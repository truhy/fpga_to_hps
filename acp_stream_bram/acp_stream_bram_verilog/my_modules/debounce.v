==> flow/design.v <==
module clk_div
#(
	parameter CLK_CNT_WIDTH = 16
)(
	input rst_n,
	input clk,
	input [CLK_CNT_WIDTH-1:0] div,
	output reg clk_out
);
	reg [CLK_CNT_WIDTH-1:0] counter;
	always @ (posedge clk or negedge rst_n) begin
		if(!rst_n) begin
			counter <= 0;
			clk_out <= 0;
		end else if(counter == div) begin
			counter <= 0;
			clk_out <= ~clk_out;
		end else begin
			counter <= counter + 1;
		end
	end
endmodule
module debounce
#(
	parameter CLK_CNT_WIDTH = 24,
	parameter SW_WIDTH = 1
)(
	input rst_n,
	input clk,
	input [CLK_CNT_WIDTH-1:0] div,
	input [SW_WIDTH-1:0] sw_in,
	output reg [SW_WIDTH-1:0] sw_out,
	output slow_clk_out
);
	clk_div
	#(.CLK_CNT_WIDTH(CLK_CNT_WIDTH))
	clk_div_inst(
		.rst_n(rst_n),
		.clk(clk),
		.div(div),
		.clk_out(slow_clk_out)
	);
	always @ (posedge clk or negedge rst_n) begin
		if(!rst_n) begin
			sw_out <= 0;
		end else if(slow_clk_out) begin
			sw_out <= sw_in;
		end
	end
endmodule
# == From RTL to reports: debounce ==
# What the tools print for debounce, step after step.
# Line numbers count from 1 in the design file above.
# Operators: Yosys type, input widths -> output width; for muxes data width and select width s.
# Library cell names are shortened.
# Not given: --
# inputs
design,debounce
clk_port,clk
lib,sky130hd
pvt_corner,tt_025C_1v80

# == Word-level counts ==
# Yosys after proc, flatten, opt, wreduce and memory -nomap, before mapping. Enables and synchronous resets that opt folds into registers are not counted as muxes. Memory bits, and registers merged into a memory's read port (data or address), are not among the register bits. Print and check cells are not counted. Equal cells are merged and count once.
# op_classes
add_sub_neg,1
equal,1
muxes,1
n_logic,1
# op_table
cell,n
$add 24x1->24 const B,1
$eq 24x24->1,1
$mux 24,1
$not 1->1,1
# word_totals
ff_bits,26
output_inout_bits,2
word_cells,7

# == Depth ==
# Depth = most cells in a row (Yosys ltp): at word level without a register or memory, in the mapped netlist without a sequential cell, where the memories' decode and read muxes count.
# depth
ltp_word,2
ABC_AREA,0
ltp_mapped,6
depth_no_buf,6

# == Netlist ==
# Source: synth_stat.txt of the flow (Yosys; design flattened, memories mapped). It holds for the ABC_AREA given above (unset counts as 0); a run with the other value may have another netlist.
# mapped
cells,152
synth_area_um2,1501.4
seqArea_um2,650.6
ffs,26
buffers,3
# by_type
type,n,area_total_um2
dfrtp_1,26,650.624
xnor2_1,24,210.202
xor2_1,23,201.443
nor2_1,27,101.347
nor3_1,8,40.038
nand4_1,6,37.536
nor4_1,6,37.536
nand3_1,7,35.034
buf_6,2,22.522
nand4_4,1,21.27
inv_1,5,18.768
nand2_1,5,18.768
nor3_4,1,16.266
and3_1,2,12.512
ha_1,1,12.512
and4_4,1,11.261
mux2_2,1,11.261
nand3_2,1,10.01
# Not listed: further types 5, cells in them 5.
# By module: a second synthesis without flattening, with its own total; a netlist apart from the flattened one above.
# unflattened
cells_unflattened,145
area_unflattened_um2,1478.9
# Each row is one instance without its submodules.
# by_module
mod,instances,n_cells,mod_area_um2,seq_area_um2
clk_div #(CLK_CNT_WIDTH=24),1,143,1438.9,625.6
debounce,1,2,40.0,25.0

# == Path before layout ==
# Source: OpenSTA report_checks on the synthesized netlist (no wires, ideal clock, input and output delay 20% of the period each), path of least setup slack; recovery checks are left aside. Register names are those of the netlist, which keeps one name where synthesis merged equal registers.
# synth_path
path_kind,input to register
start,in div[4]
end,reg clk_div_inst.counter[5]
period_ps,2580
input_delay_ps,516
setup_time_ps,119
launch_ps,516
arrival_time_ps,1612
path_slack_ps,849
path_delay_ps,1215
driving_pins,6
path_buffers,1
period_less_setup_slack_ps,1731
# "path_delay_ps" = arrival - input delay + setup time.
# "driving_pins": output pins that drive a net of the path, with the launching flip-flop's if there is one; two outputs of one cell count as two.
# "period_less_setup_slack_ps" = period - worst setup slack (recovery checks aside). The figure is calculated, with input and output delays left at 20% of the set period.
# The rows between start and end are the longest chain of elaborated cells between them; the timing report does not say that the signal goes this way. Where chains are equally long, one stands for them.
# A line is the first line of the expression or statement that the cell stems from. Yosys adds cells for indexed reads and writes and turns some case tables into memories.
# A register here has more assigning lines than the two given.
# synth_via
cell_sequence,xor2_1 > nor4_1 > nand4_1 > nor3_4 > buf_6 > nor2_1
elab_chain_len,2
cone_cells,2
lines_between,1
classes_between,eq/ne: 1; mux: 1
# synth_lines
element,line,source
"start, declared",30,"input [CLK_CNT_WIDTH-1:0] div,"
$eq 24x24->1,15,end else if(counter == div) begin
$mux 24,15,
"end, assigned",16,counter <= 0;
"end, assigned",19,counter <= counter + 1;
"end, declared",10,reg [CLK_CNT_WIDTH-1:0] counter;

# Module debounce, platform sky130hd: 2 stored runs of the flow (Yosys, OpenROAD) with differing settings, in no particular order. Input and output delays are each 20% of the period that was set; the output load is 0.01 pF.
# A setting shown as n/a is not set for that run.
run name,period_ns,CORE_UTILIZATION,PLACE_DENSITY_LB_ADDON,HOLD_SLACK_MARGIN,CORE_MARGIN,TNS_END_PERCENT,ABC_AREA,GPL_ROUTABILITY_DRIVEN,CTS_CLUSTER_SIZE,CTS_CLUSTER_DIAMETER,CAP_MARGIN,SLEW_MARGIN,MIN_ROUTING_LAYER,MAX_ROUTING_LAYER,PLACE_DENSITY,CELL_PAD_IN_SITES_DETAIL_PLACEMENT,GPL_TIMING_DRIVEN
entry A,1.52,66,0.27,0.24,9,95,0,1,63,396,20,0,met2,met4,n/a,n/a,n/a
entry B,2.95,72,n/a,n/a,2,95,n/a,n/a,87,105,5,40,n/a,met4,0.51,2,1
# Entry A: did not finish, clock tree synthesis stopped with DPL-0038
# Entry B: did not finish, placement stopped with DPL-0033
