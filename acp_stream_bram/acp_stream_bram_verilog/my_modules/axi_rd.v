==> flow/design.v <==
module axi_rd #(
	parameter AXI_RD_ID_WIDTH = 8,
	parameter AXI_RD_ADDR_WIDTH = 32,
	parameter AXI_RD_BUS_WIDTH = 32,
	parameter AXI_RD_MAX_BURST_LEN = 1
)(
	input clock,
	input reset_n,
	input enable,
	input [AXI_RD_ID_WIDTH-1:0] id,
	input [AXI_RD_ADDR_WIDTH-1:0] addr,
	output reg [AXI_RD_MAX_BURST_LEN*AXI_RD_BUS_WIDTH-1:0] data,
	input [3:0] burst_len,
	input [2:0] burst_size,
	input [1:0] burst_type,
	input [1:0] lock,
	input [3:0] cache,
	input [2:0] prot,
	input [4:0] user,
	output reg [1:0] status,   
	output [AXI_RD_ID_WIDTH-1:0] ar_id,
	output [AXI_RD_ADDR_WIDTH-1:0] ar_addr,
	output [3:0] ar_len,
	output [2:0] ar_size,
	output [1:0] ar_burst,
	output [1:0] ar_lock,
	output [3:0] ar_cache,
	output [2:0] ar_prot,
	output [4:0] ar_user,
	output reg ar_valid,
	input ar_ready,
	input [AXI_RD_ID_WIDTH-1:0] r_id,
	input [AXI_RD_BUS_WIDTH-1:0] r_data,
	input r_last,
	input [1:0] r_resp,
	input r_valid,
	output reg r_ready
);
	reg [3:0] burst_count;
	reg error;
	assign ar_id = id;                          
	assign ar_addr = addr;                      
	assign ar_len = burst_len;                  
	assign ar_size = burst_size;                
	assign ar_burst = burst_type;
	assign ar_lock = lock;
	assign ar_cache = cache;
	assign ar_prot = prot;
	assign ar_user = user;
	always @ (posedge clock or negedge reset_n) begin
		if(!reset_n) begin
			ar_valid <= 0;
			r_ready <= 0;
			status <= 0;
		end
		else begin
			if(enable && !status) begin
				burst_count <= 0;
				error <= 0;
				status <= 1;
				ar_valid <= 1;   
			end
			if(ar_valid && ar_ready) begin   
				ar_valid <= 0;
				r_ready <= 1;   
			end
			if(r_ready && r_valid) begin   
				data[burst_count*AXI_RD_BUS_WIDTH +: AXI_RD_BUS_WIDTH] <= r_data;
				if(r_last || burst_count >= ar_len) begin   
					status <= (r_resp >= 2'b10 || error) ? 3 : 2;   
					r_ready <= 0;
				end
				else begin
					if(r_resp >= 2'b10) error <= 1;   
				end
				burst_count <= burst_count + 1;
			end
			if(status >= 2) begin
				status <= 0;
			end
		end
	end
endmodule
* From RTL to reports: axi_rd
What the tools print for axi_rd, step after step. Lines are those of the file above, counted from 1. Cell names lack the library's common part. A cell with - has no value.
Inputs: design top axi_rd, clock port clock, standard-cell library sky130hd, timing corner tt_025C_1v80

* Word-level counts
Counts by Yosys on the flattened word-level netlist (proc, flatten, opt, wreduce; memories kept). Register bits leave out memories and registers merged into their read ports (data or address). Print and check cells are left out. Cells with the same type and inputs are merged into one.
Operators by class: $add $sub $neg 2, magnitude comparators 3, shift-type cells 2, multiplexer cells 16, bitwise operators 3, reductions and logical operators 10
Operators with widths (count):
- variable shift 32 x 33 -> 32 bit | 1
- variable shift 32 x 33 -> 32 bit with constant A | 1
- negator 9 -> 33 bit | 1
- AND 32 bit | 1
- OR 32 bit | 1
- NOT 32 bit | 1
- two-way mux 1 bit | 10
- two-way mux 4 bit | 2
- two-way mux 2 bit | 4
- >= comparator 2 bit with constant B | 2
- AND reduction 2 bit | 2
- nonzero test 2 bit | 2
- adder 4 x 1 -> 4 bit with constant B | 1
- >= comparator 4 bit | 1
- logical AND 1 bit | 3
- logical OR 1 bit | 2
- zero test 2 bit | 1
Word-level totals: flip-flop bits (word level) 41, bits of input ports 111, output and inout port bits 99

* Longest topological paths
Yosys ltp: most cells in a row. Word level: on the elaborated netlist, between registers, memories and ports. Mapped: between sequential cells and ports; inverters and the memories' decode and read muxes count.
Logic depth: word-level depth 6, ABC_AREA 0, depth in mapped cells 8, mapped depth without buffers 6

* Mapped cells and area
Source: synth_stat.txt of the flow (Yosys; design flattened, memories mapped). It holds for the ABC_AREA given above (unset counts as 0); a run with the other value may have another netlist.
Cells by type:
- edfxtp_1 | count 37, area in all 1.11E+03 um2
- buf_4 | count 63, area in all 472.954 um2
- mux2_4 | count 30, area in all 450.432 um2
- dfrtp_1 | count 4, area in all 100.096 um2
- ha_1 | count 7, area in all 87.584 um2
- buf_12 | count 3, area in all 60.058 um2
- nor2_1 | count 8, area in all 30.029 um2
- inv_1 | count 6, area in all 22.522 um2
- mux2_2 | count 2, area in all 22.522 um2
- or3_1 | count 3, area in all 18.768 um2
- xnor2_1 | count 2, area in all 17.517 um2
- nand2_1 | count 4, area in all 15.014 um2
- nor3_1 | count 3, area in all 15.014 um2
- and3_1 | count 2, area in all 12.512 um2
- buf_6 | count 1, area in all 11.261 um2
- a21oi_1 | count 2, area in all 10.01 um2
- mux2i_1 | count 1, area in all 10.01 um2
- nor3_2 | count 1, area in all 10.01 um2
Not listed: further types 8, cells in them 8.
Mapped netlist: standard cells after synthesis 187, chip area (Yosys) 0.0025337 mm2, sequential area 0.0012112 mm2, flip-flop cells 41, buffers 67

* Path before layout
Source: OpenSTA report_checks on the synthesized netlist (no wires, ideal clock, input and output delay 20% of the period each), path of least setup slack; recovery checks are left aside. Register names are those of the netlist, which keeps one name where synthesis merged equal registers.
Timing after synthesis: path type reg2reg, start reg burst_count[1], end reg data[0], clock period 2220 ps, library setup time 260 ps, arrival time 1828 ps, required time 1960 ps, path slack 131 ps, path delay 2088 ps, stages 7, path buffers 2, synthesis period reached 2089 ps
"path delay" = arrival - input delay + setup time. "stages" counts driving pins, that of a launching flip-flop among them; a cell with two outputs on the path counts twice. "synthesis period reached" is the clock period less the worst setup slack; recovery checks do not enter. This is arithmetic on one report: input and output delays are still those of the set period (20% each). Between the ends stands the longest chain of elaborated cells between them, by number of cells; it is not shown to be the way that was timed. Of several equally long chains one is given. Each line given opens the expression or statement behind the cell; cells for indexed reads and writes are added by Yosys, which also makes memories of some case tables. Lines with a computed index may be missing from the assigning lines.
Between the ends, after synthesis: cells stage by stage edfxtp_1 nor3_2 ha_1 or3_1 buf_6 buf_12 mux2_4, length of the longest elaborated chain 5, elaborated cells between the ends (all ways) 6, RTL lines with such cells 1, classes of those cells add/sub (1); shift (2); logic (3)
RTL lines, path after synthesis:
- from (decl) | RTL line 39 | reg [3:0] burst_count;
- from (assign) | RTL line 58 | burst_count <= 0;
- from (assign) | RTL line 76 | burst_count <= burst_count + 1;
- negator 9 -> 33 bit | RTL line 68 | data[burst_count*AXI_RD_BUS_WIDTH +: AXI_RD_BUS_WIDTH] <= r_data;
- variable shift 32 x 33 -> 32 bit | RTL line 68
- NOT 32 bit | RTL line 68
- AND 32 bit | RTL line 68
- OR 32 bit | RTL line 68
- to (decl) | RTL line 12 | output reg [AXI_RD_MAX_BURST_LEN*AXI_RD_BUS_WIDTH-1:0] data,

* Timing after layout
Path of least setup slack in the final report of flow run A (OpenROAD, finished layout, wires in). Where an end is a register, its clock arrival counts in the times. The path's times are printed in steps of 10 ps; the period is the one set.
Timing post-layout: path type reg2reg, start reg burst_count[0], end reg data[3], clock period 3150 ps, library setup time 250 ps, arrival time 2470 ps, required time 3180 ps, path slack 710 ps, stages 8, path buffers 1
Between the ends stands the longest chain of elaborated cells between them, by number of cells; it is not shown to be the way that was timed. Of several equally long chains one is given. Lines with a computed index may be missing from the assigning lines.
Between the ends, post-layout: cells stage by stage edfxtp_1 inv_1 ha_1 nor2_1 nand4_1 or3_2 buf_4 mux2_4, length of the longest elaborated chain 5, elaborated cells between the ends (all ways) 6, RTL lines with such cells 1, classes of those cells add/sub (1); shift (2); logic (3)
RTL lines, path post-layout:
- from (decl) | RTL line 39 | reg [3:0] burst_count;
- from (assign) | RTL line 58 | burst_count <= 0;
- from (assign) | RTL line 76 | burst_count <= burst_count + 1;
- negator 9 -> 33 bit | RTL line 68 | data[burst_count*AXI_RD_BUS_WIDTH +: AXI_RD_BUS_WIDTH] <= r_data;
- variable shift 32 x 33 -> 32 bit | RTL line 68
- NOT 32 bit | RTL line 68
- AND 32 bit | RTL line 68
- OR 32 bit | RTL line 68
- to (decl) | RTL line 12 | output reg [AXI_RD_MAX_BURST_LEN*AXI_RD_BUS_WIDTH-1:0] data,

Measured results for axi_rd: 2 stored runs of the Yosys and OpenROAD flow on sky130hd. The settings differ; the order carries no meaning. The constraints put input and output delay at 20% of the set period each and load the outputs with 0.01 pF.
"achieved clock period" is the run's clock period less its worst setup slack. It is reckoned from that one timing run; input and output delays stay at 20% of the period that was set.
"worst setup path time" means the part of the period allowed to the worst setup path (the constraints hold back 20% at inputs and 20% at outputs) less its slack; where the path has registers, the arrival times of their clocks count too.
"power": no workload was simulated; the value follows from the tool's default switching activity.
"worst setup path time" is known to 10 ps.
[flow run A] settings: period_ns=3.15, CORE_UTILIZATION=21, PLACE_DENSITY_LB_ADDON=0.27, CELL_PAD_IN_SITES_GLOBAL_PLACEMENT=1, CTS_CLUSTER_DIAMETER=317, CAP_MARGIN=5, MIN_ROUTING_LAYER=met2, CORE_MARGIN=2, SLEW_MARGIN=20
[flow run A] result: chip area after synthesis (Yosys) 0.0025337 mm2, die area 0.0129595 mm2, standard-cell area of the final layout 0.0031818 mm2, utilization 0.267, worst setup slack after layout 714 ps, total negative slack 0 ps, power 0.00166 W, achieved clock period 2436 ps, worst setup path time 2440 ps, worst setup path kind reg2reg
[flow run B] settings: period_ns=2.47, CORE_UTILIZATION=39, CAP_MARGIN=20, CORE_MARGIN=2, SLEW_MARGIN=20
[flow run B] result: chip area after synthesis (Yosys) 0.0025337 mm2, die area 0.0071572 mm2, standard-cell area of the final layout 0.0030817 mm2, utilization 0.488, worst setup slack after layout 146 ps, total negative slack 0 ps, power 0.001994 W, achieved clock period 2324 ps, worst setup path time 2320 ps, worst setup path kind reg2reg
